==> flow/design.v <==
module DFF
        (input clk,
        input [12:0] D,
        output reg [12:0] Q
        );
always@ (posedge clk)
        Q = D;
endmodule
module choose(
	input control,
	input clock,
	input reset,
	output reg [12:0] pattern
);
wire [6:0]rnd;
wire [12:0]rnd1 ;
seven s1(control,clock,reset,rnd);
thirteen tt1(control,clock,reset,rnd1);
always @(*)begin
if(control==0)begin
pattern <=rnd ;
end
else if(control==1)begin
pattern <=rnd1 ;
end
end
endmodule
module preemph(
input clk,  
input signed [2:0]taps,  
input signed [12:0] a,
output reg signed [12:0] b  
);
    wire signed   [12:0] MCM1,MCM2,MCM3,add_out1,add_out2;
    wire signed     [12:0] Q1,Q2,Q3;
    assign MCM3 = taps[2]*a;
    assign MCM2 = taps[1]*a;
    assign MCM1 = taps[0]*a;
    assign add_out1 = Q1 + MCM2;
    assign add_out2 = Q2 + MCM1;
    DFF dff1 (.clk(clk),.D(MCM3),.Q(Q1));
    DFF dff2 (.clk(clk),.D(add_out1),.Q(Q2));
    always@ (posedge clk)
        b <= add_out2;
endmodule
module seven (
    input control,
    input clock,
    input reset,
    output [6:0] rnd 
    );
    reg [6:0] random;
wire feedback = random[6] ^ random[0]; 
always @(posedge clock)begin
  if (reset==1) begin
    random <= 7'hf;
    end
  else begin
    random <= {random[6:0], feedback} ;
    end
end
assign rnd = random;
endmodule
module thirteen (
    input control,
    input clock,
    input reset,
    output [12:0] rnd 
    );
    reg [12:0] random;
wire feedback = random[12] ^ random[3] ^ random[2] ^ random[0];
always @(posedge clock)begin
  if (reset==1) begin
    random <= 13'hf;
    end
  else begin
    random <= {random[12:0], feedback} ;
    end
end
assign rnd = random;
endmodule
module transmit(
input control ,
input clk ,
input reset ,
input signed [2:0] taps ,
output signed [12:0] b 
);
wire signed [12:0] pattern ;
choose cc1(control,clk,reset,pattern);
preemph p1(clk,taps,pattern,b);
endmodule
# == Step by step through the tools: transmit ==
# What the tools print for transmit, step after step.
# Line numbers count from 1 in the design file above.
# Cell names lack the library's common part.
# The mark - stands for no value.
# design
top_module,transmit
clock,clk
cell_library,sky130hd
lib_corner,tt_025C_1v80

# == Word level ==
# Counts by Yosys on the flattened word-level netlist (proc, flatten, opt, wreduce; memories kept). Register bits leave out memories and registers merged into their read ports (data or address); mux counts leave out enables and synchronous resets folded into registers. Print and check cells are left out. Cells with the same type and inputs are merged into one.
# word_totals
reg_bits,59
output_inout_bits,13
elab_cells,15
# classes
add_sub_neg,2
mux,1
n_logic,4
mul,3
# op_table
cell,n
1-bit by 13-bit multiplier with 13-bit output,3
13-bit adder,2
13-bit 2-to-1 mux,1
1-bit bitwise XOR,4

# == Longest topological paths ==
# Depth = most cells in a row (Yosys ltp): at word level without a register or memory, in the mapped netlist without a sequential cell, where the memories' decode and read muxes count.
# depth
ltp_word,3
abc_area,0
depth_mapped,10
ltp_nobuf,9

# == Netlist ==
# Yosys stat after the flow's synthesis: flattened, memories mapped to cells. It holds for the ABC_AREA given above (unset counts as 0); a run with the other value may have another netlist.
# The area totals of this step are shown rounded.
# synth_totals
buffers,9
yosys_area_um2,2800
seqArea_um2,1200
stdcells,287
flip_flops,59
# types
type,n
dfxtp_1,59
ha_1,24
nor2b_1,33
xnor2_1,17
and3_1,17
mux2i_1,7
xor2_1,8
a21oi_1,13
a21o_1,8
a211oi_1,7
or2_2,8
nand2_1,11
fa_1,2
nand3_1,7
o21ai_0,7
a31oi_1,5
nor2_1,8
clkbuf_1,7
# Other cell types: 23; their cells: 39.
# The figures by module come from a second, unflattened synthesis with its own total; it is not the netlist above.
# unflattened
cells_unflattened,292
hier_area_um2,2900
# Rows give one instance, submodules left out.
# modules
mod,seq_area_um2,mod_area_um2,cells,instances
preemph,260,1600,207,1
DFF,260,260,13,2
thirteen,260,370,30,1
seven,140,190,15,1
(no name shown),0.0,150,14,1
transmit,0.0,0.0,0,1

# == Timing after synthesis ==
# Source: OpenSTA report_checks on the synthesized netlist (no wires, ideal clock, input and output delay 20% of the period each), path of least setup slack; recovery checks are left aside. Register names are those of the netlist, which keeps one name where synthesis merged equal registers.
# synth_timing
path_type,input port to flip-flop
from,in control
to,reg p1.b[11]
n_path_buf,2
arrival_time_ps,2901
clock_period_ps,3840
in_delay_ps,768
t_first_pin_ps,768
path_slack_ps,818
setup_time_ps,122
delay_ps,2255
stages,9
required_ps,3718
period_less_setup_slack_ps,3022
# "delay_ps" = arrival - input delay + setup time.
# "stages" counts driving pins, that of a launching flip-flop among them; a cell with two outputs on the path counts twice.
# "period_less_setup_slack_ps" = period - worst setup slack (recovery checks aside). The figure is calculated, with input and output delays left at 20% of the set period.
# The rows between start and end are the longest chain of elaborated cells between them; the timing report does not say that the signal goes this way. Where chains are equally long, one stands for them.
# Each line given opens the expression or statement behind the cell; cells for indexed reads and writes are added by Yosys, which also makes memories of some case tables.
# synth_between
path_cell_list,buf_2 > buf_1 > mux2i_1 > nor2b_1 > ha_1 > a21o_1 > o31a_1 > a2111o_1 > o311a_1
elab_chain_cells,3
cells_between,3
lines_between,3
# synth_lines
item,line,source
from (decl),83,"input control ,"
13-bit 2-to-1 mux,-,
1-bit by 13-bit multiplier with 13-bit output,38,assign MCM1 = taps[0]*a;
13-bit adder,40,assign add_out2 = Q2 + MCM1;
to (assign),44,b <= add_out2;
to (decl),32,output reg signed [12:0] b

# == Timing after layout ==
# Path of least setup slack in the final report of flow run A (OpenROAD, finished layout, wires in). Where an end is a register, its clock arrival counts in the times.
# The path's times are printed in steps of 10 ps; the period is the one set.
# layout_timing
path_type,input port to flip-flop
from,in control
to,reg p1.dff2.Q[12]
required_ps,4180
clock_period_ps,3920
path_slack_ps,840
stages,10
in_delay_ps,780
t_first_pin_ps,780
n_path_buf,2
arrival_time_ps,3340
setup_time_ps,70
# The rows between start and end are the longest chain of elaborated cells between them; the timing report does not say that the signal goes this way. Where chains are equally long, one stands for them.
# layout_between
path_cell_list,clkdlybuf4s50_1 > buf_6 > mux2i_4 > nor2b_1 > fa_1 > a211oi_2 > nor2_1 > o21a_1 > a31oi_1 > xnor2_1
elab_chain_cells,3
cells_between,3
lines_between,3
# layout_lines
item,line,source
from (decl),83,"input control ,"
13-bit 2-to-1 mux,-,
1-bit by 13-bit multiplier with 13-bit output,37,assign MCM2 = taps[1]*a;
13-bit adder,39,assign add_out1 = Q1 + MCM2;
to (assign),7,Q = D;
to (decl),4,output reg [12:0] Q

# Measured data: module transmit, platform sky130hd, 2 stored runs of the flow under differing settings, order arbitrary. Input and output delays are each 20% of the period that was set; the output load is 0.01 pF.
# "achievedPeriod_ps": clock period set for the run, less the worst setup slack. It is reckoned from that one timing run; input and output delays stay at 20% of the period that was set.
# "worst_path_ps" is the time allowed to the run's worst setup path (the clock period less input and output delay, where it has them) less its slack. Clock arrival times count: a late capture clock shortens it, a late launch clock lengthens it.
# By "power.total_uw" is meant OpenSTA's value without simulated activity: inputs other than the clock are taken to toggle once in ten clock periods, and the tool carries that through the logic.
# "worst_path_ps" is known to 10 ps.
# Measured values are rounded.
# A setting shown as n/a is not set for that run.
name,flow run A,flow run B
period_ns,3.92,5.37
CORE_UTILIZATION,68,16
SETUP_SLACK_MARGIN,0.77,n/a
CORE_MARGIN,10,2
CELL_PAD_IN_SITES_GLOBAL_PLACEMENT,0,n/a
CELL_PAD_IN_SITES_DETAIL_PLACEMENT,0,0
MIN_ROUTING_LAYER,met2,n/a
CAP_MARGIN,20,20
SLEW_MARGIN,20,20
PLACE_DENSITY_LB_ADDON,n/a,0.16
CORE_ASPECT_RATIO,n/a,0.65
TNS_END_PERCENT,n/a,65
ABC_AREA,n/a,0
GPL_ROUTABILITY_DRIVEN,n/a,1
CTS_CLUSTER_DIAMETER,n/a,125
MAX_ROUTING_LAYER,n/a,met4
finalCellArea_um2,3300,3500
synthArea_um2,2800,2800
design_die_area_um2,7100,19000
hold_ws_ps,470,450
achievedPeriod_ps,3079,4112
fin_tns_ps,0,0
setup_ws_ps,840,1300
worst_path_ps,2290,3040
path_kind,input port to flip-flop,input port to flip-flop
power.total_uw,1600,1300
util_pct,83,20
